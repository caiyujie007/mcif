==> flow/design.v <==
module mcif_arb_comb5
(
	input [2:0]cur_arb_id,
	input [4:0]arb_req,
	input arb_en,
	output reg [2:0]nxt_arb_id
);
always @(*)
begin
	if(arb_en)
	begin
		case(cur_arb_id)
			3'd0:
				case(1'b1)
					arb_req[1]:nxt_arb_id=3'd1;
					arb_req[2]:nxt_arb_id=3'd2;
					arb_req[3]:nxt_arb_id=3'd3;
					arb_req[4]:nxt_arb_id=3'd4;
					arb_req[0]:nxt_arb_id=3'd0;
					default:nxt_arb_id=3'd0;
				endcase
			3'd1:
				case(1'b1)
					arb_req[2]:nxt_arb_id=3'd2;
					arb_req[3]:nxt_arb_id=3'd3;
					arb_req[4]:nxt_arb_id=3'd4;
					arb_req[0]:nxt_arb_id=3'd0;
					arb_req[1]:nxt_arb_id=3'd1;
					default:nxt_arb_id=3'd1;
				endcase
			3'd2:
				case(1'b1)
					arb_req[3]:nxt_arb_id=3'd3;
					arb_req[4]:nxt_arb_id=3'd4;
					arb_req[0]:nxt_arb_id=3'd0;
					arb_req[1]:nxt_arb_id=3'd1;
					arb_req[2]:nxt_arb_id=3'd2;
					default:nxt_arb_id=3'd2;
				endcase
			3'd3:
				case(1'b1)
					arb_req[4]:nxt_arb_id=3'd4;
					arb_req[0]:nxt_arb_id=3'd0;
					arb_req[1]:nxt_arb_id=3'd1;
					arb_req[2]:nxt_arb_id=3'd2;
					arb_req[3]:nxt_arb_id=3'd3;
					default:nxt_arb_id=3'd3;
				endcase
			3'd4:
				case(1'b1)
					arb_req[0]:nxt_arb_id=3'd0;
					arb_req[1]:nxt_arb_id=3'd1;
					arb_req[2]:nxt_arb_id=3'd2;
					arb_req[3]:nxt_arb_id=3'd3;
					arb_req[4]:nxt_arb_id=3'd4;
					default:nxt_arb_id=3'd4;
				endcase
			default:nxt_arb_id=3'd0;
		endcase
	end
	else
		nxt_arb_id=cur_arb_id;
end
endmodule
module mcif_rr_arb5
(
	input clk,
	input rst_n,
	input gnt_valid,
	input gnt_ready,
	input [4:0]arb_req,
	output [4:0]arb_gnt
);
reg [2:0]cur_arb_id;
wire [2:0]nxt_arb_id;
reg arb_en;
always @(posedge clk or negedge rst_n)
if(~rst_n)
	arb_en<=1'b1;
else
	if(gnt_valid)
	begin
		if(gnt_ready)
			arb_en<=1'b1;
		else
			arb_en<=1'b0;	
	end
mcif_arb_comb5 u_mcif_arb_comb5
(
	.cur_arb_id(cur_arb_id),
	.arb_req(arb_req),
	.arb_en(arb_en),
	.nxt_arb_id(nxt_arb_id)
);
always @(posedge clk or negedge rst_n)
if(~rst_n)
	cur_arb_id<=3'd0;
else
	cur_arb_id<=nxt_arb_id;
assign arb_gnt[0]=(nxt_arb_id==3'd0)&arb_req[0];
assign arb_gnt[1]=(nxt_arb_id==3'd1)&arb_req[1];
assign arb_gnt[2]=(nxt_arb_id==3'd2)&arb_req[2];
assign arb_gnt[3]=(nxt_arb_id==3'd3)&arb_req[3];
assign arb_gnt[4]=(nxt_arb_id==3'd4)&arb_req[4];
endmodule
# [Step by step through the tools: mcif_rr_arb5]
# The steps from the RTL of mcif_rr_arb5 to its reports follow in flow order.
# Lines are those of the file above, counted from 1.
# Not given: --
[setup] top="mcif_rr_arb5" clock="clk" lib="sky130hd" pvt_corner="tt_025C_1v80"

# [Elaborated design]
# Yosys after proc, flatten, opt, wreduce and memory -nomap, before mapping. Enables and synchronous resets that opt folds into registers are not counted as muxes. Memory bits, and registers merged into a memory's read port (data or address), are not among the register bits. Print and check cells are not counted. Equal cells are merged and count once.
[classes] equal=8 n_mux=23 bitwise=5 n_reduce_logical=2
[ops] cell="3-bit two-way mux" count=18
[ops] cell="3-bit case mux with 5-bit select" count=1
[ops] cell="3-bit by 2-bit == test with 1-bit output with constant B" count=4
[ops] cell="3-bit by 1-bit == test with 1-bit output with constant B" count=2
[ops] cell="3-bit == test with constant B" count=2
[ops] cell="3-bit zero test" count=2
[ops] cell="1-bit bitwise AND" count=5
[ops] cell="1-bit two-way mux" count=3
[ops] cell="2-bit two-way mux" count=1
[word_totals] reg_bits=4 out_inout_bits=5 wordCells=40

# [Longest topological paths]
# Longest topological path by Yosys (ltp), each cell counted once; first at word level (registers and memories cut), then after technology mapping (sequential cells cut; the memories' decode and read muxes count).
[logic_depth] ltp_word=8 ABC_AREA=0 ltp_mapped=6 ltp_nobuf=5

# [Synthesis result]
# Source: synth_stat.txt of the flow (Yosys; design flattened, memories mapped). It holds for the ABC_AREA given above (unset counts as 0); a run with the other value may have another netlist.
# The area totals of this step are shown rounded.
[synth_totals] stdcells=61 area_um2=526 sequential_area_um2=153 ff_cells=6 buf_cells=3
[types] type="sky130_fd_sc_hd__dfrtp_1" count=4 type_area_um2=100.096
[types] type="sky130_fd_sc_hd__dfstp_2" count=2 type_area_um2=52.55
[types] type="sky130_fd_sc_hd__nand2_1" count=8 type_area_um2=30.029
[types] type="sky130_fd_sc_hd__nor2b_1" count=4 type_area_um2=25.024
[types] type="sky130_fd_sc_hd__o21ai_0" count=4 type_area_um2=20.019
[types] type="sky130_fd_sc_hd__and3_1" count=3 type_area_um2=18.768
[types] type="sky130_fd_sc_hd__a211oi_1" count=2 type_area_um2=15.014
[types] type="sky130_fd_sc_hd__a221oi_2" count=1 type_area_um2=15.014
[types] type="sky130_fd_sc_hd__nor4b_2" count=1 type_area_um2=15.014
[types] type="sky130_fd_sc_hd__o211ai_1" count=2 type_area_um2=15.014
[types] type="sky130_fd_sc_hd__clkbuf_8" count=1 type_area_um2=13.763
[types] type="sky130_fd_sc_hd__nand2b_1" count=2 type_area_um2=12.512
[types] type="sky130_fd_sc_hd__nor4_1" count=2 type_area_um2=12.512
[types] type="sky130_fd_sc_hd__nor4_2" count=1 type_area_um2=12.512
[types] type="sky130_fd_sc_hd__o211ai_2" count=1 type_area_um2=12.512
[types] type="sky130_fd_sc_hd__a2111o_1" count=1 type_area_um2=11.261
[types] type="sky130_fd_sc_hd__a32o_2" count=1 type_area_um2=11.261
[types] type="sky130_fd_sc_hd__and4b_2" count=1 type_area_um2=11.261
# Other cell types: 15; their cells: 20.
# By module: a second synthesis without flattening, with its own total; a netlist apart from the flattened one above.
[hier_totals] cells_unflattened=41 hier_area_um2=347
# Each row is one instance without its submodules.
[by_module] mod="mcif_rr_arb5" instances=1 cells=10 mod_area_um2=176 seq_area_um2=101
[by_module] mod="mcif_arb_comb5" instances=1 cells=31 mod_area_um2=170 seq_area_um2=0.0

# [Path before layout]
# Path of least setup slack by OpenSTA after synthesis, without wires, with an ideal clock, recovery checks aside; 20% of the period is set as input and as output delay. Where synthesis merged equal registers, the netlist keeps one of their names.
[synth_timing] path_kind="input to output" from="input port arb_req[2]" to="output port arb_gnt[2]" clock_period_ns=2.63 out_delay_ns=0.526 t_first_pin_ns=0.526 t_arrival_ns=1.674 t_required_ns=2.104 setup_slack_ns=0.430 path_delay_ns=1.148 path_stages=6 n_path_buf=1 period_less_setup_slack_ns=2.2
# "path_delay_ns" is the arrival time less input delay plus setup time.
# A path that ends at an output port has no setup time.
# "path_stages" counts driving pins, that of a launching flip-flop among them; a cell with two outputs on the path counts twice.
# "period_less_setup_slack_ns" is the clock period less the worst setup slack; recovery checks do not enter. This is arithmetic on one report: input and output delays are still those of the set period (20% each).
[synth_via] cell_sequence="sky130_fd_sc_hd__buf_4 > sky130_fd_sc_hd__nor2_2 > sky130_fd_sc_hd__a221oi_2 > sky130_fd_sc_hd__nand2_1 > sky130_fd_sc_hd__a32o_2 > sky130_fd_sc_hd__nor4b_2" cells_between=14 cone_classes="eq/ne: 1; mux: 12; logic: 1"
[synth_rtl] item="start, declared" line=71 source="input [4:0]arb_req,"
[synth_rtl] item="end, declared" line=72 source="output [4:0]arb_gnt"
# No chain of elaborated cells between the ends is given.

# [Path in the finished layout]
# Path of least setup slack in the final report of run 1 (OpenROAD, finished layout, wires in). Where an end is a register, its clock arrival counts in the times.
[layout_timing] path_kind="input to output" from="input port arb_req[1]" to="output port arb_gnt[2]" clock_period_ns=2.66 out_delay_ns=0.53 t_first_pin_ns=0.53 t_arrival_ns=2.03 t_required_ns=2.13 setup_slack_ns=0.09 path_stages=8 n_path_buf=4
# Between the ends stands the longest chain of elaborated cells between them, by number of cells; it is not shown to be the way that was timed. Of several equally long chains one is given.
# A line is the first line of the expression or statement that the cell stems from. Yosys adds cells for indexed reads and writes and turns some case tables into memories.
[layout_via] cell_sequence="sky130_fd_sc_hd__clkdlybuf4s15_1 > sky130_fd_sc_hd__nor2b_1 > sky130_fd_sc_hd__o311ai_1 > sky130_fd_sc_hd__o211ai_2 > sky130_fd_sc_hd__buf_4 > sky130_fd_sc_hd__buf_4 > sky130_fd_sc_hd__nor4b_2 > sky130_fd_sc_hd__buf_2" elab_chain_len=8 cells_between=14 cone_classes="eq/ne: 1; mux: 12; logic: 1"
[layout_rtl] item="start, declared" line=71 source="input [4:0]arb_req,"
[layout_rtl] item="2-bit two-way mux" line=32 source="case(1'b1)"
[layout_rtl] item="3-bit two-way mux (3 in a row)" line=32
[layout_rtl] item="3-bit case mux with 5-bit select" line=12 source="case(cur_arb_id)"
[layout_rtl] item="3-bit two-way mux" line=10 source="if(arb_en)"
[layout_rtl] item="3-bit by 2-bit == test with 1-bit output" line=102 source="assign arb_gnt[2]=(nxt_arb_id==3'd2)&arb_req[2];"
[layout_rtl] item="1-bit bitwise AND" line=102
[layout_rtl] item="end, declared" line=72 source="output [4:0]arb_gnt"

==> runs of mcif_rr_arb5 <==
mcif_rr_arb5 through Yosys and OpenROAD on sky130hd: 2 stored runs, unordered, with their settings and measured results. The constraints put input and output delay at 20% of the set period each and load the outputs with 0.01 pF.
By "achievedPeriod_ns" is meant the clock period of the run minus its worst setup slack. This is arithmetic on one report: input and output delays are still those of the set period (20% each).
"worstPathTime_ns" = time allowed to the worst setup path (clock period - input delay - output delay, where it has them) - its slack; a late launch clock adds to it, a late capture clock takes from it.
"power_uw": no workload was simulated; the value follows from the tool's default switching activity.
Results are given in rounded form.

[flow] run 1: files
==> flow/run.sh <==
#!/bin/bash
# the make line also repeats the synthesis and layout settings of config.mk as NAME=value (left out here)
make -C /OpenROAD-flow-scripts/flow DESIGN_CONFIG=/design/flow/config.mk WORK_HOME=/design/flow/orfs CLKGATE_MAP_FILE= finish
==> flow/config.mk <==
export PLATFORM = sky130hd
export DESIGN_NAME = mcif_rr_arb5
export DESIGN_NICKNAME = mcif_rr_arb5
export VERILOG_FILES = /design/flow/design.v
export SDC_FILE = /design/flow/constraint.sdc
export NUM_CORES = 4
export LEC_CHECK = 0
export CAP_MARGIN = 20
export CORE_MARGIN = 2
export CORE_UTILIZATION = 40
export SLEW_MARGIN = 20
==> flow/constraint.sdc <==
create_clock -name core_clock -period 2.66 [get_ports {clk}]
set_input_delay 0.5320 -clock core_clock [delete_from_list [all_inputs] [get_ports {clk}]]
set_output_delay 0.5320 -clock core_clock [all_outputs]
set_load 0.01 [all_outputs]

[flow] run 1: metrics
[metrics] tns_ns = 0.000
[metrics] worstPathTime_ns = 1.50
[metrics] timing.worst_path_kind = input to output
[metrics] power_uw = 401
[metrics] yosys.chip_area_um2 = 526
[metrics] util_pct = 62.1
[metrics] achievedPeriod_ns = 2.566
[metrics] worstSetupSlack_ns = 0.094
[metrics] final_die_area_um2 = 1620
[metrics] cell_area_final_um2 = 788

[flow] run 2: files
==> flow/run.sh <==
#!/bin/bash
# the make line also repeats the synthesis and layout settings of config.mk as NAME=value (left out here)
make -C /OpenROAD-flow-scripts/flow DESIGN_CONFIG=/design/flow/config.mk WORK_HOME=/design/flow/orfs CLKGATE_MAP_FILE= finish
==> flow/config.mk <==
export PLATFORM = sky130hd
export DESIGN_NAME = mcif_rr_arb5
export DESIGN_NICKNAME = mcif_rr_arb5
export VERILOG_FILES = /design/flow/design.v
export SDC_FILE = /design/flow/constraint.sdc
export NUM_CORES = 4
export LEC_CHECK = 0
export ABC_AREA = 1
export CAP_MARGIN = 20
export CORE_MARGIN = 2
export CORE_UTILIZATION = 67
export GPL_TIMING_DRIVEN = 1
export PLACE_DENSITY_LB_ADDON = 0.04
export SLEW_MARGIN = 25
==> flow/constraint.sdc <==
create_clock -name core_clock -period 4.02 [get_ports {clk}]
set_input_delay 0.8040 -clock core_clock [delete_from_list [all_inputs] [get_ports {clk}]]
set_output_delay 0.8040 -clock core_clock [all_outputs]
set_load 0.01 [all_outputs]

[flow] run 2: metrics
[metrics] tns_ns = 0.000
[metrics] worstPathTime_ns = 1.98
[metrics] timing.worst_path_kind = input to output
[metrics] power_uw = 304
[metrics] yosys.chip_area_um2 = 657
[metrics] util_pct = 84.3
[metrics] achievedPeriod_ns = 3.588
[metrics] worstSetupSlack_ns = 0.432
[metrics] final_die_area_um2 = 1250
[metrics] cell_area_final_um2 = 777
